==> flow/design.v <==
module branch_control #(
    parameter INSTR_WIDTH = 32,          
    parameter OFFSET_LEN = 32            
)(
    input wire clk,                      
    input wire reset,                    
    input wire [OFFSET_LEN-1:0] offset,  
    input wire [INSTR_WIDTH-1:0] PC,     
    input wire zero,                     
    input wire branch,                   
    output reg [INSTR_WIDTH-1:0] target  
);
    wire [INSTR_WIDTH-1:0] branch_target;    
    assign branch_target = PC + {{(INSTR_WIDTH-OFFSET_LEN){offset[OFFSET_LEN-1]}}, offset};  
    always @(posedge clk or posedge reset) begin
        if (reset) begin
            target = {INSTR_WIDTH{1'b0}};   
        end else begin
            if (branch && zero) begin
                if (offset[OFFSET_LEN-1]) begin
                    target = branch_target ;
                end else begin
                    target = branch_target;
                end
            end else begin
                target <= PC + 1;
            end
        end
    end
endmodule
# --- Tool chain data of branch_control ---
# Tool output for the design above, in the order of the flow.
# Line numbers count from 1 in the design file above.
# Library cell names are shortened.
inputs:
  top_module: "branch_control"
  clock: "clk"
  library: "sky130hd"
  corner: "tt_025C_1v80"

# --- Word level ---
# Yosys after proc, flatten, opt, wreduce and memory -nomap, before mapping. Enables and synchronous resets that opt folds into registers are not counted as muxes. Memory bits, and registers merged into a memory's read port (data or address), are not among the register bits. Print and check cells are not counted. Equal cells are merged and count once.
op_classes:
  add_sub_neg: 2
  reduce_and_logical: 1
  n_mux: 1
ops:
  columns: ["cell", "n"]
  rows:
  - ["32-bit by 1-bit adder with 32-bit output with constant B", 1]
  - ["32-bit adder", 1]
  - ["32-bit two-way mux", 1]
  - ["1-bit logical AND", 1]
word_totals:
  ff_bits: 32
  wordCells: 5
  out_inout_bits: 32
  in_bits: 68

# --- Logic depth ---
# Yosys ltp: most cells in a row. Word level: on the elaborated netlist, between registers, memories and ports. Mapped: between sequential cells and ports; inverters and the memories' decode and read muxes count.
depth:
  ltp_word: 2
  abc_area: 0
  ltp_mapped: 11
  depth_no_buf: 10

# --- Mapped cells and area ---
# The flow's flattened synthesis, as Yosys stat reports it; memories are mapped. The netlist is that of the ABC_AREA named above (0 if unset); the other value can give another one.
types:
  columns: ["cell_type", "n", "type_area_um2"]
  rows:
  - ["dfrtp_1", 32, 800.768]
  - ["ha_1", 31, 387.872]
  - ["and3_1", 35, 218.96]
  - ["xnor2_1", 19, 166.41]
  - ["a21oi_1", 30, 150.144]
  - ["a21o_1", 16, 120.115]
  - ["xor2_1", 10, 87.584]
  - ["o21ai_0", 14, 70.067]
  - ["nand2_1", 17, 63.811]
  - ["clkbuf_1", 13, 48.797]
  - ["nor2_1", 13, 48.797]
  - ["o21a_1", 6, 45.043]
  - ["nand4_1", 5, 31.28]
  - ["a211oi_1", 3, 22.522]
  - ["o21bai_1", 3, 22.522]
  - ["fa_1", 1, 20.019]
  - ["mux2i_1", 2, 20.019]
  - ["nand3_1", 4, 20.019]
# Not listed: further types 31, cells in them 44.
mapped:
  flip_flops: 32
  buf_cells: 13
  mapped_cells: 298
  yosys_area_um2: 2688.8

# --- Worst setup path after synthesis ---
# Source: OpenSTA report_checks on the synthesized netlist (no wires, ideal clock, input and output delay 20% of the period each), path of least setup slack; recovery checks are left aside. Register names are those of the netlist, which keeps one name where synthesis merged equal registers.
synth_path:
  path_kind: "input-to-reg"
  from: "in branch"
  to: "reg (no name shown)"
  input_delay_ns: 0.778
  setup_time_ns: 0.135
  required_time_ns: 3.755
  delay_ns: 2.419
  arrival_ns: 3.062
  slack_ns: 0.693
  t_first_pin_ns: 0.778
  driving_pins: 11
  n_path_buf: 1
  tclk_ns: 3.89
  synth_period_reached_ns: 3.197
# "delay_ns" is the arrival time less input delay plus setup time.
# "driving_pins" counts driving pins, that of a launching flip-flop among them; a cell with two outputs on the path counts twice.
# "synth_period_reached_ns" = period - worst setup slack (recovery checks aside). The figure is calculated, with input and output delays left at 20% of the set period.
# The rows between start and end are the longest chain of elaborated cells between them; the timing report does not say that the signal goes this way. Where chains are equally long, one stands for them.
# Each line given opens the expression or statement behind the cell; cells for indexed reads and writes are added by Yosys, which also makes memories of some case tables.
synth_between:
  cell_sequence: "clkbuf_1 > nand3b_1 > ha_1 > fa_1 > a21o_1 > a221oi_2 > a311o_1 > a21oi_1 > a311oi_2 > o21ai_1 > xor2_1"
  elab_chain_len: 2
  cone_cells: 2
  cone_lines: 1
  classes_between: "1 x mux; 1 x reduce/logical"
synth_rtl:
  columns: ["item", "line", "text"]
  rows:
  - ["start: declaration", 10, "input wire branch,"]
  - ["1-bit logical AND", 19, "if (branch && zero) begin"]
  - ["32-bit two-way mux", 19, null]
  - ["end: assignment", 21, null]
  - ["end: assignment", 23, null]
  - ["end: declaration", 11, null]

# --- Worst path after layout ---
# From the final timing report of stored run 1: the path of least setup slack in the routed layout; clock arrival at registers is part of the times.
layout_path:
  path_kind: "input-to-reg"
  from: "in zero"
  to: "reg (no name shown)"
  input_delay_ns: 1.22
  setup_time_ns: 0.13
  driving_pins: 12
  t_first_pin_ns: 1.22
  required_time_ns: 6.27
  tclk_ns: 6.12
  arrival_ns: 5.10
  n_path_buf: 2
  slack_ns: 1.17
# The rows between start and end are the longest chain of elaborated cells between them; the timing report does not say that the signal goes this way. Where chains are equally long, one stands for them.
layout_between:
  cell_sequence: "clkdlybuf4s50_1 > buf_4 > nand3b_1 > ha_1 > fa_1 > a21o_1 > a221oi_2 > a311o_1 > a21oi_1 > a311oi_2 > o21ai_1 > xor2_1"
  elab_chain_len: 2
  cone_cells: 2
  cone_lines: 1
  classes_between: "1 x mux; 1 x reduce/logical"
layout_rtl:
  columns: ["item", "line", "text"]
  rows:
  - ["start: declaration", 9, "input wire zero,"]
  - ["1-bit logical AND", 19, "if (branch && zero) begin"]
  - ["32-bit two-way mux", 19, null]
  - ["end: assignment", 21, null]
  - ["end: assignment", 23, null]
  - ["end: declaration", 11, null]

Lab notebook: branch_control

2 stored runs of branch_control in the flow (synthesis by Yosys, layout by OpenROAD, sky130hd cells), in arbitrary order. Constraints: input delay and output delay 20% of the set period each, output load 0.01 pF.
"timing.achieved_period_ns" means the clock period less the worst setup slack. The figure is calculated, with input and output delays left at 20% of the set period.
"critical_path_time_ns" means the part of the period allowed to the worst setup path (the constraints hold back 20% at inputs and 20% at outputs) less its slack; where the path has registers, the arrival times of their clocks count too.
By "power.total_mw" is meant OpenSTA's value without simulated activity: inputs other than the clock are taken to toggle once in ten clock periods, and the tool carries that through the logic.

--- stored run 1 ---
==> flow/run.sh <==
#!/bin/bash
# the make line also repeats the synthesis and layout settings of config.mk as NAME=value (left out here)
make -C /OpenROAD-flow-scripts/flow DESIGN_CONFIG=/design/flow/config.mk WORK_HOME=/design/flow/orfs CLKGATE_MAP_FILE= finish
==> flow/config.mk <==
export PLATFORM = sky130hd
export DESIGN_NAME = branch_control
export DESIGN_NICKNAME = branch_control
export VERILOG_FILES = /design/flow/design.v
export SDC_FILE = /design/flow/constraint.sdc
export NUM_CORES = 4
export LEC_CHECK = 0
export CAP_MARGIN = 35
export CELL_PAD_IN_SITES_DETAIL_PLACEMENT = 1
export CORE_ASPECT_RATIO = 0.56
export CORE_MARGIN = 9
export CORE_UTILIZATION = 41
export GPL_ROUTABILITY_DRIVEN = 0
export GPL_TIMING_DRIVEN = 1
export MIN_ROUTING_LAYER = met2
export PLACE_DENSITY = 0.38
export SETUP_SLACK_MARGIN = -0.49
export SLEW_MARGIN = 20
==> flow/constraint.sdc <==
create_clock -name core_clock -period 6.12 [get_ports {clk}]
set_input_delay 1.2240 -clock core_clock [delete_from_list [all_inputs] [get_ports {clk}]]
set_output_delay 1.2240 -clock core_clock [all_outputs]
set_load 0.01 [all_outputs]

==> results, as YAML <==
results:
  util_frac: 0.638
  finish.stdcell_area_um2: 3921.3
  fin_tns_ns: 0.000
  total_die_area_um2: 9920.5
  timing.achieved_period_ns: 4.945
  synthesis_area_um2: 2688.8
  fin_ws_ns: 1.175
  critical_path_time_ns: 3.72
  path_kind: "input-to-reg"
  power.total_mw: 0.8565

--- stored run 2 ---
==> flow/run.sh <==
#!/bin/bash
# the make line also repeats the synthesis and layout settings of config.mk as NAME=value (left out here)
make -C /OpenROAD-flow-scripts/flow DESIGN_CONFIG=/design/flow/config.mk WORK_HOME=/design/flow/orfs CLKGATE_MAP_FILE= finish
==> flow/config.mk <==
export PLATFORM = sky130hd
export DESIGN_NAME = branch_control
export DESIGN_NICKNAME = branch_control
export VERILOG_FILES = /design/flow/design.v
export SDC_FILE = /design/flow/constraint.sdc
export NUM_CORES = 4
export LEC_CHECK = 0
export CAP_MARGIN = 20
export CORE_MARGIN = 2
export CORE_UTILIZATION = 40
export SLEW_MARGIN = 20
==> flow/constraint.sdc <==
create_clock -name core_clock -period 3.19 [get_ports {clk}]
set_input_delay 0.6380 -clock core_clock [delete_from_list [all_inputs] [get_ports {clk}]]
set_output_delay 0.6380 -clock core_clock [all_outputs]
set_load 0.01 [all_outputs]

==> results, as YAML <==
results:
  fin_ws_ns: 0.107
  synthesis_area_um2: 2688.8
  fin_tns_ns: 0.000
  util_frac: 0.712
  finish.stdcell_area_um2: 4574.4
  critical_path_time_ns: 2.45
  path_kind: "input-to-reg"
  power.total_mw: 1.531
  total_die_area_um2: 7394.3
  timing.achieved_period_ns: 3.083
